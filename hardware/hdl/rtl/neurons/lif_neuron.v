==> flow/design.v <==
`timescale 1ns / 1ps
module lif_neuron #(
    parameter NEURON_ID         = 0,
    parameter DATA_WIDTH        = 16,     
    parameter WEIGHT_WIDTH      = 8,      
    parameter THRESHOLD_WIDTH   = 16,     
    parameter LEAK_WIDTH        = 8,      
    parameter REFRAC_WIDTH      = 8       
)(
    input  wire                         clk,
    input  wire                         rst_n,
    input  wire                         enable,
    input  wire                         syn_valid,
    input  wire [WEIGHT_WIDTH-1:0]      syn_weight,
    input  wire                         syn_excitatory,     
    input  wire [THRESHOLD_WIDTH-1:0]   threshold,
    input  wire [LEAK_WIDTH-1:0]        leak_rate,
    input  wire [REFRAC_WIDTH-1:0]      refractory_period,
    input  wire                         reset_potential_en,
    input  wire [DATA_WIDTH-1:0]        reset_potential,
    output reg                          spike_out,
    output reg  [DATA_WIDTH-1:0]        membrane_potential,
    output wire                         is_refractory,
    output wire [REFRAC_WIDTH-1:0]      refrac_count
);
    reg [DATA_WIDTH-1:0]        v_mem;            
    reg [REFRAC_WIDTH-1:0]      refrac_counter;   
    reg                         spike_reg;        
    assign is_refractory = (refrac_counter > 0);
    assign refrac_count = refrac_counter;
    wire signed [DATA_WIDTH:0] v_mem_next;
    wire signed [DATA_WIDTH:0] syn_contribution;
    wire signed [DATA_WIDTH:0] leak_contribution;
    assign syn_contribution = syn_excitatory ? 
                             {{(DATA_WIDTH-WEIGHT_WIDTH+1){1'b0}}, syn_weight} : 
                             -{{(DATA_WIDTH-WEIGHT_WIDTH+1){1'b0}}, syn_weight};
    assign leak_contribution = -{{(DATA_WIDTH-LEAK_WIDTH+1){1'b0}}, leak_rate};
    assign v_mem_next = syn_valid ? 
                       ($signed({1'b0, v_mem}) + syn_contribution) : 
                       ($signed({1'b0, v_mem}) + leak_contribution);
    always @(posedge clk) begin
        if (!rst_n) begin
            v_mem <= 16'd0;
            refrac_counter <= 8'd0;
            spike_reg <= 1'b0;
            membrane_potential <= 16'd0;
        end else if (enable) begin
            spike_reg <= 1'b0;   
            if (refrac_counter > 0) begin
                refrac_counter <= refrac_counter - 1'b1;
                v_mem <= reset_potential_en ? reset_potential : 16'd0;
            end else begin
                if (v_mem_next[DATA_WIDTH]) begin
                    v_mem <= 16'd0;
                end else if (|v_mem_next[DATA_WIDTH:DATA_WIDTH-1]) begin
                    v_mem <= {DATA_WIDTH{1'b1}};
                end else begin
                    v_mem <= v_mem_next[DATA_WIDTH-1:0];
                end
                if (v_mem >= threshold) begin
                    spike_reg <= 1'b1;
                    refrac_counter <= refractory_period;
                    v_mem <= reset_potential_en ? reset_potential : 16'd0;
                end
            end
            membrane_potential <= v_mem;
        end
    end
    always @(posedge clk) begin
        if (!rst_n) begin
            spike_out <= 1'b0;
        end else begin
            spike_out <= spike_reg & enable;
        end
    end
endmodule
### Reports on lif_neuron

The steps from the RTL of lif_neuron to its reports follow in flow order.
Lines are those of the file above, counted from 1.
Operators carry their Yosys type and port widths (W data, S select, Z words).
Cell names lack the library's common part.
The mark - stands for no value.

* design top: lif_neuron
* clock input: clk
* standard-cell library: sky130hd
* timing corner: tt_025C_1v80

### After elaboration

Yosys after proc, flatten, opt, wreduce and memory -nomap, before mapping. Memory bits, and registers merged into a memory's read port (data or address), are not among the register bits. Print and check cells are not counted. Equal cells are merged and count once.

* add/sub/neg operators: 5
* $mul: 0
* div/mod/pow operators: 0
* order comparisons: 2
* eq/ne operators: 0
* shift operators: 0
* multiplexer cells: 11
* bitwise logic cells: 1
* reductions and logical operators: 3

Operators with widths (number)
* $mux W16: 5
* $add A17 B17 Y17: 2
* $neg A8 Y17: 2
* $mux W17: 2
* $ge A16 B16 Y1: 1
* $mux W8: 2
* $sub A8 B1 Y8 const B: 1
* $gt A8 B1 Y1 const B: 1
* $reduce_and A2 Y1: 1
* $reduce_bool A2 Y1: 1
* $reduce_or A2 Y1: 1
* $mux W1: 2
* $and A1 B1 Y1: 1

* register bits: 42
* latch bits: 0
* bits in writable memories: 0
* ROM bits: 0
* word width x clocked read ports: 0
* memory cells: 0
* input bits: 62
* output and inout bits: 26
* elaborated cells: 27

### Depth

Longest topological path by Yosys (ltp), each cell counted once; first at word level (registers and memories cut), then after technology mapping (sequential cells cut; the memories' decode and read muxes count).

* word-level depth: 9
* ABC_AREA: 0
* depth in mapped cells: 14
* gate-level depth less buffers: 13

### Mapped cells and area

The flow's flattened synthesis, as Yosys stat reports it; memories are mapped. The netlist is that of the ABC_AREA named above (0 if unset); the other value can give another one.

* cell count: 485
* mapped area: 3868.7 µm²
* area of sequential cells: 840.8 µm²
* flip-flop cells: 42
* buffer cells: 17

Cells by type
* dfxtp_1: number 42, area in all 840.806 µm²
* ha_1: number 44, area in all 550.528 µm²
* nor2_1: number 49, area in all 183.926 µm²
* mux2i_1: number 17, area in all 170.163 µm²
* a21oi_1: number 31, area in all 155.149 µm²
* inv_1: number 37, area in all 138.883 µm²
* nand2_1: number 34, area in all 127.622 µm²
* xnor2_1: number 14, area in all 122.618 µm²
* a2bb2oi_1: number 12, area in all 105.101 µm²
* xor2_1: number 12, area in all 105.101 µm²
* o22ai_1: number 15, area in all 93.84 µm²
* nor3_1: number 15, area in all 75.072 µm²
* a31oi_1: number 10, area in all 62.56 µm²
* o21a_1: number 8, area in all 60.058 µm²
* nand3_1: number 11, area in all 55.053 µm²
* clkbuf_1: number 14, area in all 52.55 µm²
* o2bb2ai_1: number 6, area in all 52.55 µm²
* o21ai_0: number 10, area in all 50.048 µm²

Other cell types: 49; their cells: 104.

### Timing after synthesis

OpenSTA on the mapped netlist: ideal clock, no wires. The path of least setup slack (recovery checks aside). Input and output delay are each 20% of the period. Register names are those of the netlist, which keeps one name where synthesis merged equal registers.

* path type: input-to-reg
* start: in syn_weight[4]
* end: reg v_mem[7]
* period: 4.39 ns
* external input delay: 0.878 ns
* launch time at the first pin: 0.878 ns
* arrival time: 4.081 ns
* data required time: 4.329 ns
* path slack: 0.247 ns
* path delay: 3.264 ns
* stages: 13
* path buffers: 0
* synthesis period reached: 4.143 ns

"path delay" = arrival - input delay + setup time.
"stages" counts driving pins, that of a launching flip-flop among them; a cell with two outputs on the path counts twice.
"synthesis period reached" = period - worst setup slack (recovery checks aside). The figure is calculated, with input and output delays left at 20% of the set period.
The rows between start and end are the longest chain of elaborated cells between them; the timing report does not say that the signal goes this way. Where chains are equally long, one stands for them.
A line is the first line of the expression or statement that the cell stems from. Yosys adds cells for indexed reads and writes and turns some case tables into memories.
A register here has more assigning lines than the two given.

* cell sequence: nor3_1 -> nand2_1 -> nor4_1 -> ha_1 -> mux2_2 -> ha_1 -> a21o_1 -> a31oi_1 -> o211ai_1 -> a211oi_1 -> xnor2_1 -> a2111oi_0 -> a32o_1
* length of the longest elaborated chain: 9
* elaborated cells between the ends (all ways): 9
* source lines of those cells: 8
* classes of those cells: add/sub (2); mux (6); reduce/logical (1)

Ends and longest elaborated chain, post-synthesis
* from (decl): line 14 `input  wire [WEIGHT_WIDTH-1:0]      syn_weight,`
* $neg A8 Y17: line 36 `-{{(DATA_WIDTH-WEIGHT_WIDTH+1){1'b0}}, syn_weight};`
* $mux W17: line 34 `assign syn_contribution = syn_excitatory ?`
* $add A17 B17 Y17: line 39 `($signed({1'b0, v_mem}) + syn_contribution) :`
* $mux W17: line 38 `assign v_mem_next = syn_valid ?`
* $reduce_or A2 Y1: line 55 `end else if (|v_mem_next[DATA_WIDTH:DATA_WIDTH-1]) begin`
* $mux W16: line 55
* $mux W16: line 53 `if (v_mem_next[DATA_WIDTH]) begin`
* $mux W16: line 60 `if (v_mem >= threshold) begin`
* $mux W16: line 49 `if (refrac_counter > 0) begin`
* to (assign): line 51 `v_mem <= reset_potential_en ? reset_potential : 16'd0;`
* to (assign): line 58 `v_mem <= v_mem_next[DATA_WIDTH-1:0];`
* to (decl): line 26 `reg [DATA_WIDTH-1:0]        v_mem;`

### Path in the finished layout

Path of least setup slack in the final report of entry A (OpenROAD, finished layout, wires in). Where an end is a register, its clock arrival counts in the times.

* path type: input-to-reg
* start: in syn_weight[2]
* end: reg v_mem[11]
* period: 7.16 ns
* external input delay: 1.43 ns
* launch time at the first pin: 1.43 ns
* arrival time: 5.85 ns
* data required time: 7.38 ns
* path slack: 1.53 ns
* stages: 14
* path buffers: 1

The rows between start and end are the longest chain of elaborated cells between them; the timing report does not say that the signal goes this way. Where chains are equally long, one stands for them.
A register here has more assigning lines than the two given.

* cell sequence: clkdlybuf4s50_1 -> nor3_1 -> nand2_1 -> nor4_1 -> ha_1 -> mux2_2 -> ha_1 -> nand2_1 -> o21ai_0 -> a22oi_1 -> and2_1 -> nor3_1 -> nor2_1 -> o32ai_1
* length of the longest elaborated chain: 9
* elaborated cells between the ends (all ways): 9
* source lines of those cells: 8
* classes of those cells: add/sub (2); mux (6); reduce/logical (1)

Ends and longest elaborated chain, post-layout
* from (decl): line 14 `input  wire [WEIGHT_WIDTH-1:0]      syn_weight,`
* $neg A8 Y17: line 36 `-{{(DATA_WIDTH-WEIGHT_WIDTH+1){1'b0}}, syn_weight};`
* $mux W17: line 34 `assign syn_contribution = syn_excitatory ?`
* $add A17 B17 Y17: line 39 `($signed({1'b0, v_mem}) + syn_contribution) :`
* $mux W17: line 38 `assign v_mem_next = syn_valid ?`
* $reduce_or A2 Y1: line 55 `end else if (|v_mem_next[DATA_WIDTH:DATA_WIDTH-1]) begin`
* $mux W16: line 55
* $mux W16: line 53 `if (v_mem_next[DATA_WIDTH]) begin`
* $mux W16: line 60 `if (v_mem >= threshold) begin`
* $mux W16: line 49 `if (refrac_counter > 0) begin`
* to (assign): line 51 `v_mem <= reset_potential_en ? reset_potential : 16'd0;`
* to (assign): line 58 `v_mem <= v_mem_next[DATA_WIDTH-1:0];`
* to (decl): line 26 `reg [DATA_WIDTH-1:0]        v_mem;`

Hand-over note for lif_neuron

Settings and measured results of 2 stored flow runs for module lif_neuron (sky130hd), not sorted in any way. The constraints put input and output delay at 20% of the set period each and load the outputs with 0.01 pF.
By "time on the worst setup path" is meant the share of the clock period that the worst setup path is allowed (20% is reserved at inputs, 20% at outputs), minus its slack. Clock arrival times at its registers enter into it.
By "total power of the final layout" is meant OpenSTA's value without simulated activity: inputs other than the clock are taken to toggle once in ten clock periods, and the tool carries that through the logic.

### Entry A

==> flow/run.sh <==
#!/bin/bash
# the make line also repeats the synthesis and layout settings of config.mk as NAME=value (left out here)
make -C /OpenROAD-flow-scripts/flow DESIGN_CONFIG=/design/flow/config.mk WORK_HOME=/design/flow/orfs CLKGATE_MAP_FILE= finish
==> flow/config.mk <==
export PLATFORM = sky130hd
export DESIGN_NAME = lif_neuron
export DESIGN_NICKNAME = lif_neuron
export VERILOG_FILES = /design/flow/design.v
export SDC_FILE = /design/flow/constraint.sdc
export NUM_CORES = 4
export LEC_CHECK = 0
export CAP_MARGIN = 20
export CELL_PAD_IN_SITES_DETAIL_PLACEMENT = 0
export CORE_ASPECT_RATIO = 0.96
export CORE_MARGIN = 2
export CORE_UTILIZATION = 61
export CTS_CLUSTER_DIAMETER = 378
export GPL_TIMING_DRIVEN = 1
export PLACE_DENSITY_LB_ADDON = 0.14
export SETUP_SLACK_MARGIN = -0.29
export SLEW_MARGIN = 10
==> flow/constraint.sdc <==
create_clock -name core_clock -period 7.16 [get_ports {clk}]
set_input_delay 1.4320 -clock core_clock [delete_from_list [all_inputs] [get_ports {clk}]]
set_output_delay 1.4320 -clock core_clock [all_outputs]
set_load 0.01 [all_outputs]

Results of entry A:
- Total negative slack on setup checks: 0.000 ns
- Full die area: 6995.5 µm²
- Utilization in the final report: 0.791
- Total power of the final layout: 0.001836 W
- Yosys chip area after synthesis: 3868.7 µm²
- Lowest setup slack: 1.533 ns
- Time on the worst setup path: 4.19 ns
- Worst setup path kind: input-to-reg

### Entry B

==> flow/run.sh <==
#!/bin/bash
# the make line also repeats the synthesis and layout settings of config.mk as NAME=value (left out here)
make -C /OpenROAD-flow-scripts/flow DESIGN_CONFIG=/design/flow/config.mk WORK_HOME=/design/flow/orfs CLKGATE_MAP_FILE= finish
==> flow/config.mk <==
export PLATFORM = sky130hd
export DESIGN_NAME = lif_neuron
export DESIGN_NICKNAME = lif_neuron
export VERILOG_FILES = /design/flow/design.v
export SDC_FILE = /design/flow/constraint.sdc
export NUM_CORES = 4
export LEC_CHECK = 0
export CAP_MARGIN = 20
export CORE_ASPECT_RATIO = 1.35
export CORE_MARGIN = 5
export CORE_UTILIZATION = 42
export GPL_TIMING_DRIVEN = 0
export HOLD_SLACK_MARGIN = 0.24
export MAX_ROUTING_LAYER = met4
export PLACE_DENSITY_LB_ADDON = 0.2
export SLEW_MARGIN = 20
==> flow/constraint.sdc <==
create_clock -name core_clock -period 3.74 [get_ports {clk}]
set_input_delay 0.7480 -clock core_clock [delete_from_list [all_inputs] [get_ports {clk}]]
set_output_delay 0.7480 -clock core_clock [all_outputs]
set_load 0.01 [all_outputs]

Results of entry B:
- Total negative slack on setup checks: -0.039 ns
- Full die area: 11252.3 µm²
- Utilization in the final report: 0.587
- Total power of the final layout: 0.003722 W
- Yosys chip area after synthesis: 3868.7 µm²
- Lowest setup slack: -0.010 ns
- Time on the worst setup path: 3.00 ns
- Worst setup path kind: input-to-reg

End of note.
